==> flow/design.v <==
module Mult(input wire MultControl,input wire [31:0] AFio, input wire [31:0] BFio, input wire reset,
			input wire clk,	output reg [31:0] MultLoFio, output reg [31:0] MultHiFio, 
			output reg fim);
	reg  Q_1;
	integer i;
	reg [64:0] M;
	reg [64:0] Q;
always @(posedge clk)
begin
	if(reset == 1)
	begin
		Q_1 =0;
		i=0;
		M = 32'b0;
		Q = 32'b0;
		MultHiFio = 32'd0;
		MultLoFio = 32'd0;
	end
	if(MultControl == 1)
		begin
		i = 0;
		M = {AFio,33'd0};
		Q = {32'd0,BFio, 1'd0};
		MultHiFio = 32'd0;
		MultLoFio = 32'd0;
		fim = 0;
		end
	if(MultControl==0)
	begin
		if(i<32)
		begin
		case(Q[1:0])
			2'b00:
			begin	
				Q = Q >>1;
			end
			2'b11:
			begin			
				Q = Q >>1;
			end
			2'b10:
			begin
				Q = Q - M;
				Q = Q >>1;
			end
			2'b01:
			begin
				Q = Q + M;
				Q = Q >>1;
			end
		endcase		
		i = i+1;
		end
	end
		if(i == 32)
		begin
			if(Q[64] == 1)
			begin
				Q[63] = 1;
			end
			if(Q > {1'b0, {32{1'b1}}})
			begin
				MultHiFio = Q[64:33];
				MultLoFio = Q[32:1];
			end
			if(Q < {1'b0, {32{1'b1}}})
			begin
				MultHiFio = 1'b0;
				MultLoFio = Q[32:1];
			end
			fim =1;
		end
end
endmodule
From RTL to reports: Mult
Tool output for the design above, in the order of the flow.
Line numbers count from 1 in the design file above.
Library cell names are shortened.
{"block": "inputs", "design": "Mult", "clk_port": "clk", "cell_library": "sky130hd", "lib_corner": "tt_025C_1v80"}

After elaboration
Source: Yosys, flattened and elaborated, memories not mapped. Widths are those after wreduce; folded enables and synchronous resets count as part of the registers. Registers that Yosys merges into a memory's read port (data or address) are not register bits. Print and check cells do not count. Equal cells are merged and count once.
{"block": "bits", "register_bits": 227, "in_bits": 67, "out_inout_bits": 65, "elab_cells": 42}
{"block": "classes", "n_addsub": 3, "cmp": 3, "eq_ne": 4, "n_mux": 24, "reduce_logical": 2}
{"block": "op_table", "operator": "32-bit two-way mux", "count": 14}
{"block": "op_table", "operator": "65-bit two-way mux", "count": 6}
{"block": "op_table", "operator": "65-bit parallel mux with 3-bit select", "count": 1}
{"block": "op_table", "operator": "65-bit by 32-bit > comparator with 1-bit output (second input constant)", "count": 1}
{"block": "op_table", "operator": "65-bit by 32-bit less-than comparator with 1-bit output (second input constant)", "count": 1}
{"block": "op_table", "operator": "65-bit adder", "count": 1}
{"block": "op_table", "operator": "65-bit subtractor", "count": 1}
{"block": "op_table", "operator": "32-bit by 2-bit adder with 32-bit output (second input constant)", "count": 1}
{"block": "op_table", "operator": "32-bit by 7-bit less-than comparator with 1-bit output (second input constant)", "count": 1}
{"block": "op_table", "operator": "32-bit by 7-bit equality test with 1-bit output (second input constant)", "count": 1}
{"block": "op_table", "operator": "2-bit equality test (second input constant)", "count": 2}
{"block": "op_table", "operator": "1-bit two-way mux", "count": 3}
{"block": "op_table", "operator": "2-bit by 1-bit equality test with 1-bit output (second input constant)", "count": 1}
{"block": "op_table", "operator": "2-bit zero test", "count": 1}
{"block": "op_table", "operator": "2-bit OR reduction", "count": 1}

Longest topological paths
Depth = most cells in a row (Yosys ltp): at word level without a register or memory, in the mapped netlist without a sequential cell, where the memories' decode and read muxes count.
{"block": "logic_depth", "word_depth": 13, "ABC_AREA": 0, "mapped_depth": 37, "ltp_nobuf": 24}

Netlist
Yosys stat after the flow's synthesis: flattened, memories mapped to cells. It holds for the ABC_AREA given above (unset counts as 0); a run with the other value may have another netlist.
The area totals of this step are shown rounded.
{"block": "types", "cell": "dfxtp_1", "count": 227, "area_total_um2": 4.54E+03}
{"block": "types", "cell": "nand2_1", "count": 258, "area_total_um2": 968.429}
{"block": "types", "cell": "ha_1", "count": 69, "area_total_um2": 863.328}
{"block": "types", "cell": "a21oi_1", "count": 158, "area_total_um2": 790.758}
{"block": "types", "cell": "nor2_1", "count": 205, "area_total_um2": 769.488}
{"block": "types", "cell": "o21ai_0", "count": 144, "area_total_um2": 720.691}
{"block": "types", "cell": "xnor2_1", "count": 66, "area_total_um2": 578.054}
{"block": "types", "cell": "and2_1", "count": 83, "area_total_um2": 519.248}
{"block": "types", "cell": "xor2_1", "count": 56, "area_total_um2": 490.47}
{"block": "types", "cell": "clkbuf_1", "count": 91, "area_total_um2": 341.578}
{"block": "types", "cell": "a22o_1", "count": 37, "area_total_um2": 324.061}
{"block": "types", "cell": "inv_1", "count": 86, "area_total_um2": 322.81}
{"block": "types", "cell": "nor3_1", "count": 62, "area_total_um2": 310.298}
{"block": "types", "cell": "mux2i_1", "count": 28, "area_total_um2": 280.269}
{"block": "types", "cell": "nand4_1", "count": 43, "area_total_um2": 269.008}
{"block": "types", "cell": "mux2_4", "count": 17, "area_total_um2": 255.245}
{"block": "types", "cell": "a22oi_1", "count": 32, "area_total_um2": 240.23}
{"block": "types", "cell": "nand3_1", "count": 45, "area_total_um2": 225.216}
Other cell types: 66; their cells: 451.
{"block": "synth_totals", "cell_count": 2158, "synth_area_um2": 16200, "seq_area_um2": 4540, "ffs": 227}

Timing after synthesis
Path of least setup slack by OpenSTA after synthesis, without wires, with an ideal clock, recovery checks aside; 20% of the period is set as input and as output delay. Where synthesis merged equal registers, the netlist keeps one of their names.
{"block": "synth_timing", "path_type": "in2reg", "from": "input port MultControl", "to": "register MultLoFio[11]", "tclk_ps": 9570, "in_delay_ps": 1914, "setup_time_ps": 121, "t_first_pin_ps": 1914, "t_arrival_ps": 9656, "required_time_ps": 9449, "setup_slack_ps": -208, "path_delay_ps": 7863, "driving_pins": 34, "n_path_buf": 12, "period_less_setup_slack_ps": 9778}
"path_delay_ps" is the arrival time less input delay plus setup time.
"driving_pins": output pins that drive a net of the path, with the launching flip-flop's if there is one; two outputs of one cell count as two.
"period_less_setup_slack_ps" is the clock period less the worst setup slack; recovery checks do not enter. This is arithmetic on one report: input and output delays are still those of the set period (20% each).
The rows between start and end are the longest chain of elaborated cells between them; the timing report does not say that the signal goes this way. Where chains are equally long, one stands for them.
A line is the first line of the expression or statement that the cell stems from. Yosys adds cells for indexed reads and writes and turns some case tables into memories.
A register here has more assigning lines than the two given.
{"block": "synth_between", "cell_sequence": "buf_2 > nor2_2 > buf_2 > clkbuf_1 > clkbuf_1 > clkbuf_1 > clkbuf_1 > clkbuf_1 > clkbuf_1 > clkbuf_1 > buf_1 > nand2_1 > ha_1 > o21ai_1 > nor4_4 > and3_1 > and2_1 > and2_1 > nor2_1 > xnor2_1 > ha_1 > clkbuf_1 > nand3_1 > nor4_1 > a221oi_1 > o311ai_0 > a22oi_1 > xnor2_1 > a211oi_1 > or4_1 > nor4b_1 > a41oi_4 > buf_6 > mux2_4", "elab_chain_len": 12, "cone_cells": 26, "cone_classes": "3 x add/sub; 3 x compare; 4 x eq/ne; 14 x mux; 2 x reduce/logical"}
{"block": "synth_rtl", "item": "start, declared", "line_no": 1, "text": "module Mult(input wire MultControl,input wire [31:0] AFio, input wire [31:0] BFio, input wire reset,"}
{"block": "synth_rtl", "item": "65-bit two-way mux", "line_no": 19, "text": "if(MultControl == 1)"}
{"block": "synth_rtl", "item": "2-bit equality test", "line_no": 32, "text": "case(Q[1:0])"}
{"block": "synth_rtl", "item": "2-bit OR reduction"}
{"block": "synth_rtl", "item": "65-bit parallel mux with 3-bit select", "line_no": 32}
{"block": "synth_rtl", "item": "65-bit two-way mux", "line_no": 30, "text": "if(i<32)"}
{"block": "synth_rtl", "item": "65-bit two-way mux", "line_no": 28, "text": "if(MultControl==0)"}
{"block": "synth_rtl", "item": "1-bit two-way mux", "line_no": 57, "text": "if(Q[64] == 1)"}
{"block": "synth_rtl", "item": "1-bit two-way mux", "line_no": 55, "text": "if(i == 32)"}
{"block": "synth_rtl", "item": "65-bit by 32-bit > comparator with 1-bit output", "line_no": 61, "text": "if(Q > {1'b0, {32{1'b1}}})"}
{"block": "synth_rtl", "item": "32-bit two-way mux", "line_no": 61}
{"block": "synth_rtl", "item": "32-bit two-way mux", "line_no": 66, "text": "if(Q < {1'b0, {32{1'b1}}})"}
{"block": "synth_rtl", "item": "32-bit two-way mux", "line_no": 55}
{"block": "synth_rtl", "item": "end, assigned", "line_no": 64, "text": "MultLoFio = Q[32:1];"}
{"block": "synth_rtl", "item": "end, assigned", "line_no": 69, "text": "MultLoFio = Q[32:1];"}
{"block": "synth_rtl", "item": "end, declared", "line_no": 2, "text": "input wire clk, output reg [31:0] MultLoFio, output reg [31:0] MultHiFio,"}

Timing after layout
Path of least setup slack in the final report of record 1 (OpenROAD, finished layout, wires in). Where an end is a register, its clock arrival counts in the times.
The report prints the path's times to 10 ps; the period is as set.
{"block": "layout_timing", "path_type": "in2reg", "from": "input port reset", "to": "register MultLoFio[2]", "tclk_ps": 13100, "in_delay_ps": 2620, "setup_time_ps": 110, "t_first_pin_ps": 2620, "t_arrival_ps": 11220, "required_time_ps": 13530, "setup_slack_ps": 2310, "driving_pins": 23, "n_path_buf": 5}
The rows between start and end are the longest chain of elaborated cells between them; the timing report does not say that the signal goes this way. Where chains are equally long, one stands for them.
A register here has more assigning lines than the two given.
{"block": "layout_between", "cell_sequence": "clkdlybuf4s50_1 > buf_4 > nor2_4 > buf_4 > and2_1 > ha_2 > buf_4 > mux2_2 > inv_1 > fa_1 > nor2b_1 > o31a_1 > a221oi_1 > o41ai_1 > a211oi_1 > o21ai_0 > a21oi_1 > xor2_1 > a211oi_1 > nor4b_1 > a41oi_4 > buf_4 > mux2_2", "elab_chain_len": 13, "cone_cells": 30, "cone_classes": "3 x add/sub; 3 x compare; 4 x eq/ne; 18 x mux; 2 x reduce/logical"}
{"block": "layout_rtl", "item": "start, declared", "line_no": 1, "text": "module Mult(input wire MultControl,input wire [31:0] AFio, input wire [31:0] BFio, input wire reset,"}
{"block": "layout_rtl", "item": "65-bit two-way mux", "line_no": 10, "text": "if(reset == 1)"}
{"block": "layout_rtl", "item": "65-bit two-way mux", "line_no": 19, "text": "if(MultControl == 1)"}
{"block": "layout_rtl", "item": "2-bit equality test", "line_no": 32, "text": "case(Q[1:0])"}
{"block": "layout_rtl", "item": "2-bit OR reduction"}
{"block": "layout_rtl", "item": "65-bit parallel mux with 3-bit select", "line_no": 32}
{"block": "layout_rtl", "item": "65-bit two-way mux", "line_no": 30, "text": "if(i<32)"}
{"block": "layout_rtl", "item": "65-bit two-way mux", "line_no": 28, "text": "if(MultControl==0)"}
{"block": "layout_rtl", "item": "1-bit two-way mux", "line_no": 57, "text": "if(Q[64] == 1)"}
{"block": "layout_rtl", "item": "1-bit two-way mux", "line_no": 55, "text": "if(i == 32)"}
{"block": "layout_rtl", "item": "65-bit by 32-bit > comparator with 1-bit output", "line_no": 61, "text": "if(Q > {1'b0, {32{1'b1}}})"}
{"block": "layout_rtl", "item": "32-bit two-way mux", "line_no": 61}
{"block": "layout_rtl", "item": "32-bit two-way mux", "line_no": 66, "text": "if(Q < {1'b0, {32{1'b1}}})"}
{"block": "layout_rtl", "item": "32-bit two-way mux", "line_no": 55}
{"block": "layout_rtl", "item": "end, assigned", "line_no": 64, "text": "MultLoFio = Q[32:1];"}
{"block": "layout_rtl", "item": "end, assigned", "line_no": 69, "text": "MultLoFio = Q[32:1];"}
{"block": "layout_rtl", "item": "end, declared", "line_no": 2, "text": "input wire clk, output reg [31:0] MultLoFio, output reg [31:0] MultHiFio,"}

Ticket comment

2 stored runs of Mult in the flow (synthesis by Yosys, layout by OpenROAD, sky130hd cells), in arbitrary order. Constraints: input delay and output delay 20% of the set period each, output load 0.01 pF.
"timing.achieved_period_ps" means the clock period less the worst setup slack. The figure is calculated, with input and output delays left at 20% of the set period.
"worst_path_allowed_less_slack_ps" means the part of the period allowed to the worst setup path (the constraints hold back 20% at inputs and 20% at outputs) less its slack; where the path has registers, the arrival times of their clocks count too.
"design_power_uw" is the tool's figure for a default switching activity; nothing was simulated.
"worst_path_allowed_less_slack_ps" is given in steps of 10 ps.
Values from the reports are rounded here.

{"run": "record 1", "settings": { "period_ns": 13.1, "CORE_UTILIZATION": 70, "SETUP_SLACK_MARGIN": -1.08, "CELL_PAD_IN_SITES_GLOBAL_PLACEMENT": 0, "CELL_PAD_IN_SITES_DETAIL_PLACEMENT": 0, "ABC_AREA": 0, "GPL_TIMING_DRIVEN": 1, "CTS_CLUSTER_SIZE": 42, "MAX_ROUTING_LAYER": "met5", "CAP_MARGIN": 20, "CORE_MARGIN": 2, "SLEW_MARGIN": 20 }, "results": { "synth_chip_area_um2": 16200, "dieArea_um2": 24400, "finish.utilization_pct": 80.9, "setup_ws_ps": 2310, "setupTns_ps": 0, "design_power_uw": 1990, "timing.achieved_period_ps": 10785, "worst_path_allowed_less_slack_ps": 8170, "worstPathKind": "in2reg" }}
{"run": "record 2", "settings": { "period_ns": 19.3, "CORE_UTILIZATION": 61, "PLACE_DENSITY": 0.73, "HOLD_SLACK_MARGIN": 0.03, "CORE_ASPECT_RATIO": 1.27, "CELL_PAD_IN_SITES_GLOBAL_PLACEMENT": 2, "CELL_PAD_IN_SITES_DETAIL_PLACEMENT": 2, "TNS_END_PERCENT": 60, "ABC_AREA": 0, "GPL_TIMING_DRIVEN": 1, "CTS_CLUSTER_DIAMETER": 176, "CAP_MARGIN": 40, "SLEW_MARGIN": 15, "MIN_ROUTING_LAYER": "met1", "MAX_ROUTING_LAYER": "met4", "CORE_MARGIN": 2 }, "outcome": "stopped before the end: placement reported GPL-0301"}
